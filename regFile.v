==> flow/design.v <==
module Reg(
    input clk,
    input [4:0] rs1In, 
    input [4:0] rs2In, 
    input [4:0] rd, 
    input reset, 
    input [31:0] data, 
    input writeEnable, 
    output reg [31:0] rs1Out, 
    output reg [31:0] rs2Out
    );
	reg [31:0] r[0:31];
	integer i;
	initial begin
	for (i = 0; i < 32; i = i + 1) begin
			r[i] = 2*i;
			end
	end
	always @ (posedge clk) begin  
		if (reset) begin
			for (i = 0; i < 32; i = i + 1) begin
			r[i] = 0;
			end
		end
		 if (!writeEnable) begin
		rs1Out <= r[rs1In];
		rs2Out <= r[rs2In];
		end
		else begin
		r[rd] <= data;
		end
	end  
endmodule
# == From RTL to reports: Reg ==
# The steps from the RTL of Reg to its reports follow in flow order.
# Line numbers count from 1 in the design file above.
# Operators: Yosys type, input widths -> output width; for muxes data width and select width s.
# The mark -- stands for no value.
# setup
top_module,Reg
clock_port,clk
cell_library,sky130hd
pvt_corner,tt_025C_1v80

# == Word-level counts ==
# Source: Yosys, flattened and elaborated. Widths are those after wreduce. Registers that Yosys merges into a memory's read port (data or address) are not register bits. Print and check cells do not count. Equal cells are merged and count once.
# bits
register_bits,1088
input_bits,50
# classes
eq_ne,93
n_mux,98
reduce_and_logical,3
# op_table
cell,count
$mux 32,96
$pmux 32 s32,2
$eq 5x5->1 const B,48
$eq 5x4->1 const B,24
$eq 5x3->1 const B,12
$eq 5x2->1 const B,6
$eq 5x1->1 const B,3
$logic_not 5->1,3

# == Logic depth ==
# Depth = most cells in a row (Yosys ltp): at word level without a register or memory, in the mapped netlist without a sequential cell, where the memories' decode and read muxes count.
# logic_depth
ltp_word,3
ABC_AREA,0
depth_mapped,10
depth_no_buf,6

# == After synthesis ==
# Source: synth_stat.txt of the flow (Yosys; design flattened, memories mapped). It holds for the ABC_AREA given above (unset counts as 0); a run with the other value may have another netlist.
# synth_totals
cells,6735
area_um2,51170.3
flip_flops,1088
buffers,640
# types
type,count,area_total_um2
sky130_fd_sc_hd__dfxtp_1,1024,2.05E+04
sky130_fd_sc_hd__nand2_1,2207,8.28E+03
sky130_fd_sc_hd__a22oi_1,691,5.19E+03
sky130_fd_sc_hd__o21ai_0,747,3.74E+03
sky130_fd_sc_hd__edfxtp_1,64,1.92E+03
sky130_fd_sc_hd__nand3_1,354,1.77E+03
sky130_fd_sc_hd__clkbuf_1,419,1.57E+03
sky130_fd_sc_hd__buf_2,159,795.763
sky130_fd_sc_hd__nand4_1,114,713.184
sky130_fd_sc_hd__nor2_1,184,690.662
sky130_fd_sc_hd__mux2i_1,60,600.576
sky130_fd_sc_hd__a22o_1,63,551.779
sky130_fd_sc_hd__a221oi_1,41,359.094
sky130_fd_sc_hd__nor3_1,69,345.331
sky130_fd_sc_hd__a211oi_1,40,300.288
sky130_fd_sc_hd__mux2_2,26,292.781
sky130_fd_sc_hd__buf_4,36,270.259
sky130_fd_sc_hd__a21oi_1,48,240.23
# Not listed: further types 59, cells in them 389.

# == Timing after synthesis ==
# Source: OpenSTA report_checks on the synthesized netlist (no wires, ideal clock, input and output delay 20% of the period each), path of least setup slack; recovery checks are left aside. Register names are those of the netlist, which keeps one name where synthesis merged equal registers.
# synth_timing
kind,input to register
start,input port writeEnable
end,register rs1Out[0]
period_ns,2.81
input_delay_ns,0.562
launch_ns,0.562
t_arrival_ns,1.986
slack_ns,0.406
delay_ns,1.842
driving_pins,2
path_buffers,1
synth_period_reached_ns,2.404
# "delay_ns" is the arrival time less input delay plus setup time.
# "driving_pins": output pins that drive a net of the path, with the launching flip-flop's if there is one; two outputs of one cell count as two.
# "synth_period_reached_ns" = period - worst setup slack (recovery checks aside). The figure is calculated, with input and output delays left at 20% of the set period.
# synth_via
path_cell_list,sky130_fd_sc_hd__clkbuf_1 -> sky130_fd_sc_hd__inv_1
elab_chain_cells,0
# synth_lines
element,line,source
start: declaration,8,"input writeEnable,"
end: assignment,26,rs1Out <= r[rs1In];
end: declaration,9,"output reg [31:0] rs1Out,"

# Reg: 2 stored runs of the Yosys and OpenROAD flow on sky130hd. The settings differ; the order carries no meaning. The constraints put input and output delay at 20% of the set period each and load the outputs with 0.01 pF.
# Settings: - = not set for that run.
run name,period_ns,CORE_UTILIZATION,PLACE_DENSITY_LB_ADDON,CORE_ASPECT_RATIO,GPL_TIMING_DRIVEN,GPL_ROUTABILITY_DRIVEN,CTS_CLUSTER_SIZE,CAP_MARGIN,CORE_MARGIN,SLEW_MARGIN,CELL_PAD_IN_SITES_DETAIL_PLACEMENT,MAX_ROUTING_LAYER
run 1,1.58,58,0.12,0.61,0,0,55,15,2,20,-,-
run 2,2.75,52,0.11,0.51,-,0,82,40,2,30,1,met4
# Run 1: no final report: routing broke off with GRT-0116
# Run 2: no final report: routing broke off with GRT-0232
