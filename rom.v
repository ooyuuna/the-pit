==> flow/design.v <==
`timescale 1ns / 1ps
module ROM(addr, enable, clk, out);
reg[7:0] storage [1023:0];
input[31:0] addr;
input enable, clk;
output reg [31:0] out;
integer i;
initial begin
	for (i = 0; i < 1024; i = i + 1) begin
			storage[i] = 0;
			end
	for (i = 0; i < 16; i = i + 1) begin
		storage[i] = i;
		end
	end  
always @(posedge clk) begin
	if (enable && addr <= 1020) begin
		out = {storage[addr + 3], storage[addr + 2], storage[addr + 1], storage[addr]};
	end
end 
endmodule
# [Reports on ROM]
# What the tools print for ROM, step after step.
# Lines are those of the file above, counted from 1.
# Operators: Yosys type, input widths -> output width; for muxes data width and select width s.
# Cell names lack the library's common part.
# Not given: --
[setup] top_module="ROM" clock_port="clk" lib="sky130hd" corner="tt_025C_1v80"

# [After elaboration]
# Counts by Yosys on the flattened word-level netlist (proc, flatten, opt, wreduce; memories kept). Register bits leave out memories and registers merged into their read ports (data or address); mux counts leave out enables and synchronous resets folded into registers. Print and check cells are left out. Cells with the same type and inputs are merged into one.
# Memory sizes are those after Yosys's memory passes, which may raise the word count (mostly to a power of two), join words into wider ones and drop unused or constant bits.
[bits] wordCells=7 rom_bits=4096 out_inout_bits=32 inputBits=34 memories=1 register_bits=32 clocked_rd_ports_x_width=16 ramBits=0 latchBits=0
[memory_table] memory="storage" words=1024 width=4 read_ports=4 write_ports=0 line=3 source="reg[7:0] storage [1023:0];"
[classes] mul=0 n_logic=0 n_eq=0 n_shift=0 mux=0 cmp=1 reduce_logical=1 n_addsub=3 n_div=0
[ops] cell="$le 32x10->1 const B" n=1
[ops] cell="$add 10x2->10 const B" n=2
[ops] cell="$add 10x1->10 const B" n=1
[ops] cell="$logic_and 1x1->1" n=1

# [Longest topological paths]
# Yosys ltp: most cells in a row. Word level: on the elaborated netlist, between registers, memories and ports. Mapped: between sequential cells and ports; inverters and the memories' decode and read muxes count.
[depth] depth_word=2 ABC_AREA=0 mapped_depth=6 depth_no_buf=6

# [Mapped cells and area]
# Source: synth_stat.txt of the flow (Yosys; design flattened, memories mapped). It holds for the ABC_AREA given above (unset counts as 0); a run with the other value may have another netlist.
# Totals and module areas in this step are rounded.
[synth_totals] cell_count=121 flip_flops=16 sequential_area_um2=480 area_um2=1200 buf_cells=22
[types] cell="edfxtp_1" n=16 area_total_um2=480.461
[types] cell="buf_4" n=16 area_total_um2=120.115
[types] cell="nor3_1" n=14 area_total_um2=70.067
[types] cell="ha_1" n=4 area_total_um2=50.048
[types] cell="nor4_1" n=6 area_total_um2=37.536
[types] cell="a21oi_1" n=7 area_total_um2=35.034
[types] cell="xor2_1" n=3 area_total_um2=26.275
[types] cell="buf_2" n=5 area_total_um2=25.024
[types] cell="nand4_1" n=4 area_total_um2=25.024
[types] cell="nor3b_1" n=3 area_total_um2=22.522
[types] cell="xnor2_1" n=2 area_total_um2=17.517
[types] cell="a21boi_0" n=2 area_total_um2=15.014
[types] cell="nand2_1" n=4 area_total_um2=15.014
[types] cell="o21ai_0" n=3 area_total_um2=15.014
[types] cell="a31oi_1" n=2 area_total_um2=12.512
[types] cell="and2_1" n=2 area_total_um2=12.512
[types] cell="and3_1" n=2 area_total_um2=12.512
[types] cell="and4bb_2" n=1 area_total_um2=12.512
# Not listed: further types 18, cells in them 25.

# [Timing after synthesis]
# Source: OpenSTA report_checks on the synthesized netlist (no wires, ideal clock, input and output delay 20% of the period each), path of least setup slack; recovery checks are left aside. Register names are those of the netlist, which keeps one name where synthesis merged equal registers.
[synth_timing] path_kind="input to register" from="input port addr[0]" to="register out[0]" arrival_time_ns=2.391 delay_ns=2.177 path_slack_ns=0.360 clock_period_ns=3.17 t_first_pin_ns=0.634 path_buffers=0 required_ns=2.750 setup_time_ns=0.420 in_delay_ns=0.634 driving_pins=4 period_less_setup_slack_ns=2.81
# "delay_ns" is the arrival time less input delay plus setup time.
# "driving_pins" counts driving pins, that of a launching flip-flop among them; a cell with two outputs on the path counts twice.
# "period_less_setup_slack_ns" = period - worst setup slack (recovery checks aside). The figure is calculated, with input and output delays left at 20% of the set period.
# The rows between start and end are the longest chain of elaborated cells between them; the timing report does not say that the signal goes this way. Where chains are equally long, one stands for them.
# A line is the first line of the expression or statement that the cell stems from. Yosys adds cells for indexed reads and writes and turns some case tables into memories.
[synth_via] cell_sequence="inv_1 -> ha_1 -> nor3_1 -> a311oi_1" elab_chain_cells=2 cells_between=2 cone_lines=1 cone_classes="compare (1); reduce/logical (1)"
[synth_rtl] item="start, declared" line=4 source="input[31:0] addr;"
[synth_rtl] item="$le 32x10->1" line=17 source="if (enable && addr <= 1020) begin"
[synth_rtl] item="$logic_and 1x1->1" line=17
[synth_rtl] item="end, declared" line=6 source="output reg [31:0] out;"

# [Worst path after layout]
# Path of least setup slack in the final report of entry A (OpenROAD, finished layout, wires in). Where an end is a register, its clock arrival counts in the times.
[layout_timing] path_kind="input to register" from="input port addr[2]" to="register out[27]" path_slack_ns=0.48 arrival_time_ns=2.46 required_ns=2.93 in_delay_ns=0.59 driving_pins=6 clock_period_ns=2.96 setup_time_ns=0.26 path_buffers=1 t_first_pin_ns=0.59
# The rows between start and end are the longest chain of elaborated cells between them; the timing report does not say that the signal goes this way. Where chains are equally long, one stands for them.
[layout_via] cell_sequence="clkdlybuf4s50_1 -> ha_1 -> a21oi_1 -> and4bb_2 -> o211ai_1 -> a21oi_1" elab_chain_cells=2 cells_between=3 cone_lines=2 cone_classes="add/sub (1); compare (1); reduce/logical (1)"
[layout_rtl] item="start, declared" line=4 source="input[31:0] addr;"
[layout_rtl] item="$le 32x10->1" line=17 source="if (enable && addr <= 1020) begin"
[layout_rtl] item="$logic_and 1x1->1" line=17
[layout_rtl] item="end, declared" line=6 source="output reg [31:0] out;"

ROM through Yosys and OpenROAD on sky130hd: 2 stored runs, unordered, with their settings and measured results. The constraints put input and output delay at 20% of the set period each and load the outputs with 0.01 pF.
"achieved_clock_period_ns" = clock period - worst setup slack. The figure is calculated, with input and output delays left at 20% of the set period.
"critical_path_time_ns" is the time allowed to the run's worst setup path (the clock period less input and output delay, where it has them) less its slack. Clock arrival times count: a late capture clock shortens it, a late launch clock lengthens it.
"power_mw" rests on the timing tool's default activity at the inputs, not on a simulated workload.
Measured values are rounded.

[flow] entry A: files
==> flow/run.sh <==
#!/bin/bash
# the make line also repeats the synthesis and layout settings of config.mk as NAME=value (left out here)
make -C /OpenROAD-flow-scripts/flow DESIGN_CONFIG=/design/flow/config.mk WORK_HOME=/design/flow/orfs CLKGATE_MAP_FILE= finish
==> flow/config.mk <==
export PLATFORM = sky130hd
export DESIGN_NAME = ROM
export DESIGN_NICKNAME = ROM
export VERILOG_FILES = /design/flow/design.v
export SDC_FILE = /design/flow/constraint.sdc
export NUM_CORES = 4
export LEC_CHECK = 0
export CAP_MARGIN = 20
export CELL_PAD_IN_SITES_DETAIL_PLACEMENT = 0
export CORE_MARGIN = 2
export CORE_UTILIZATION = 30
export GPL_TIMING_DRIVEN = 1
export MAX_ROUTING_LAYER = met5
export MIN_ROUTING_LAYER = met2
export PLACE_DENSITY_LB_ADDON = 0.19
export SLEW_MARGIN = 10
==> flow/constraint.sdc <==
create_clock -name core_clock -period 2.96 [get_ports {clk}]
set_input_delay 0.5920 -clock core_clock [delete_from_list [all_inputs] [get_ports {clk}]]
set_output_delay 0.5920 -clock core_clock [all_outputs]
set_load 0.01 [all_outputs]

[flow] entry A: metrics
[metrics] yosys.chip_area_um2 = 1200
[metrics] die_area_um2 = 4400
[metrics] fin_util_pct = 46
[metrics] timing.setup.ws_ns = 0.48
[metrics] tns_setup_ns = 0.000
[metrics] power_mw = 0.51
[metrics] achieved_clock_period_ns = 2.482
[metrics] critical_path_time_ns = 1.89
[metrics] worst_path_kind = input to register

[flow] entry B: files
==> flow/run.sh <==
#!/bin/bash
# the make line also repeats the synthesis and layout settings of config.mk as NAME=value (left out here)
make -C /OpenROAD-flow-scripts/flow DESIGN_CONFIG=/design/flow/config.mk WORK_HOME=/design/flow/orfs CLKGATE_MAP_FILE= finish
==> flow/config.mk <==
export PLATFORM = sky130hd
export DESIGN_NAME = ROM
export DESIGN_NICKNAME = ROM
export VERILOG_FILES = /design/flow/design.v
export SDC_FILE = /design/flow/constraint.sdc
export NUM_CORES = 4
export LEC_CHECK = 0
export CAP_MARGIN = 20
export CORE_MARGIN = 2
export CORE_UTILIZATION = 72
export CTS_CLUSTER_DIAMETER = 158
export GPL_ROUTABILITY_DRIVEN = 0
export PLACE_DENSITY_LB_ADDON = 0.2
export SLEW_MARGIN = 20
==> flow/constraint.sdc <==
create_clock -name core_clock -period 2.47 [get_ports {clk}]
set_input_delay 0.4940 -clock core_clock [delete_from_list [all_inputs] [get_ports {clk}]]
set_output_delay 0.4940 -clock core_clock [all_outputs]
set_load 0.01 [all_outputs]

[flow] entry B: no results, placement failed with FLW-0024
